==> flow/design.v <==
module PC (
    input             clk,
    input      [ 3:0] pIcode,
    input             pCnd,       
    input      [63:0] pValM,      
    input      [63:0] pValC,      
    input      [63:0] pValP,      
    input      [ 2:0] stat,       
    output reg [63:0] PCaddress
);
    initial PCaddress = {64{1'b0}};
    always @(posedge clk) begin
        if (stat != 3'b001) PCaddress <= PCaddress;
        else
            case (pIcode)
                4'h0: PCaddress <= pValP;   
                4'h1: PCaddress <= pValP;   
                4'h2: PCaddress <= pValP;   
                4'h3: PCaddress <= pValP;   
                4'h4: PCaddress <= pValP;   
                4'h5: PCaddress <= pValP;   
                4'h6: PCaddress <= pValP;   
                4'hA: PCaddress <= pValP;   
                4'hB: PCaddress <= pValP;   
                4'h7: PCaddress <= pCnd ? pValC : pValP;   
                4'h8: PCaddress <= pValC;   
                4'h9: PCaddress <= pValM;   
            endcase
    end
endmodule
* Reports on PC
What the tools print for PC, step after step.
Lines are those of the file above, counted from 1.
Cell names lack the library's common part.
Not given: --
- Top module :: PC
- Clock :: clk
- Cell library :: sky130hd
- Corner :: tt_025C_1v80

* Word level
Yosys after proc, flatten, opt, wreduce and memory -nomap, before mapping. Memory bits, and registers merged into a memory's read port (data or address), are not among the register bits. Print and check cells are not counted. Equal cells are merged and count once.
- Flip-flop bits (word level) :: 64
- Input port bits :: 201
- Output and inout port bits :: 64
- Word-level cells :: 20
- Equality and inequality tests :: 12
- Muxes and demuxes :: 2
- Bitwise gates (word level) :: 1
- Reductions and logical operators :: 4
** Operator list (number)
- 64-bit case mux with 4-bit select :: 1
- 64-bit two-way mux :: 1
- 4-bit by 3-bit equality test with 1-bit output with constant B :: 4
- 4-bit equality test with constant B :: 4
- 9-bit OR reduction :: 1
- 4-bit by 2-bit equality test with 1-bit output with constant B :: 2
- 4-bit by 1-bit equality test with 1-bit output with constant B :: 1
- 4-bit zero test :: 1
- 4-bit nonzero test :: 1
- 3-bit by 1-bit != test with 1-bit output with constant B :: 1
- 2-bit AND reduction :: 1
- 1-bit NOT :: 1

* Depth
Depth = most cells in a row (Yosys ltp): at word level without a register or memory, in the mapped netlist without a sequential cell, where the memories' decode and read muxes count.
- Depth after elaboration :: 4
- ABC_AREA :: 0
- Mapped depth :: 5
- Mapped depth without buffers :: 3

* Netlist
The flow's flattened synthesis, as Yosys stat reports it; memories are mapped. The netlist is that of the ABC_AREA named above (0 if unset); the other value can give another one.
The area totals of this step are shown rounded.
- Mapped cells :: 376
- Synthesis area :: 4320 µm²
- Sequential part of the area :: 1920 µm²
- Flip-flop cells :: 64
- Buffers :: 49
** Cell types
- edfxtp_1 :: number 64, area in all 1.92E+03 µm²
- mux2_2 :: number 64, area in all 720.691 µm²
- a222oi_1 :: number 64, area in all 640.614 µm²
- a21oi_1 :: number 64, area in all 320.307 µm²
- nor3_1 :: number 64, area in all 320.307 µm²
- buf_2 :: number 30, area in all 150.144 µm²
- buf_6 :: number 9, area in all 101.347 µm²
- buf_4 :: number 10, area in all 75.072 µm²
- nor4b_2 :: number 1, area in all 15.014 µm²
- and4b_4 :: number 1, area in all 13.763 µm²
- nor4bb_1 :: number 1, area in all 10.01 µm²
- a2111oi_0 :: number 1, area in all 8.758 µm²
- nor3b_1 :: number 1, area in all 7.507 µm²
- or2_1 :: number 1, area in all 6.256 µm²
- inv_1 :: number 1, area in all 3.754 µm²

* Timing after synthesis
Source: OpenSTA report_checks on the synthesized netlist (no wires, ideal clock, input and output delay 20% of the period each), path of least setup slack; recovery checks are left aside. Register names are those of the netlist, which keeps one name where synthesis merged equal registers.
- Path type :: in2reg
- Start :: in stat[0]
- End :: reg PCaddress[0]
- Period :: 15900 ps
- Input delay :: 3180 ps
- Library setup time :: 828 ps
- Launch time at the first pin :: 3180 ps
- Arrival time :: 13188 ps
- Required time :: 15072 ps
- Path slack :: 1884 ps
- Delay of the path :: 10836 ps
- Stages :: 2
- Path buffers :: 0
- Synthesis period reached :: 14016 ps
"delay of the path" is the arrival time less input delay plus setup time.
"stages" counts driving pins, that of a launching flip-flop among them; a cell with two outputs on the path counts twice.
"synthesis period reached" is the clock period less the worst setup slack; recovery checks do not enter. This is arithmetic on one report: input and output delays are still those of the set period (20% each).
The rows between start and end are the longest chain of elaborated cells between them; the timing report does not say that the signal goes this way. Where chains are equally long, one stands for them.
A line is the first line of the expression or statement that the cell stems from. Yosys adds cells for indexed reads and writes and turns some case tables into memories.
A register here has more assigning lines than the two given.
- Cells stage by stage :: inv_1 > a2111oi_0
- Length of the longest elaborated chain :: 3
- Elaborated cells on any way between the ends :: 3
- Source lines of those cells :: 1
- Those cells by class :: 1 x eq/ne; 1 x logic; 1 x reduce/logical
** Ends and longest elaborated chain, after synthesis
- start: declaration :: RTL line 8 : input      [ 2:0] stat,
- 3-bit by 1-bit != test with 1-bit output :: RTL line 13 : if (stat != 3'b001) PCaddress <= PCaddress;
- 1-bit NOT
- 2-bit AND reduction
- end: assignment :: RTL line 13
- end: assignment :: RTL line 16 : 4'h0: PCaddress <= pValP;
- end: declaration :: RTL line 9 : output reg [63:0] PCaddress

PC: 2 stored runs of the Yosys and OpenROAD flow on sky130hd. The settings differ; the order carries no meaning. The constraints put input and output delay at 20% of the set period each and load the outputs with 0.01 pF.

** Flow run 1
- Settings :: period_ns=17.4; CORE_UTILIZATION=64; SETUP_SLACK_MARGIN=-1.49; PLACE_DENSITY_LB_ADDON=0.02; CELL_PAD_IN_SITES_GLOBAL_PLACEMENT=2; GPL_ROUTABILITY_DRIVEN=1; CAP_MARGIN=30; MAX_ROUTING_LAYER=met4; CORE_MARGIN=2; SLEW_MARGIN=20
- Outcome :: no results, placement failed with FLW-0024

** Flow run 2
- Settings :: period_ns=18.4; CORE_UTILIZATION=42; SETUP_SLACK_MARGIN=2.12; PLACE_DENSITY_LB_ADDON=0.2; CORE_ASPECT_RATIO=1.25; CORE_MARGIN=2; CELL_PAD_IN_SITES_GLOBAL_PLACEMENT=1; CELL_PAD_IN_SITES_DETAIL_PLACEMENT=2; CTS_CLUSTER_SIZE=87; CAP_MARGIN=10; SLEW_MARGIN=25
- Outcome :: no results, placement failed with DPL-0033
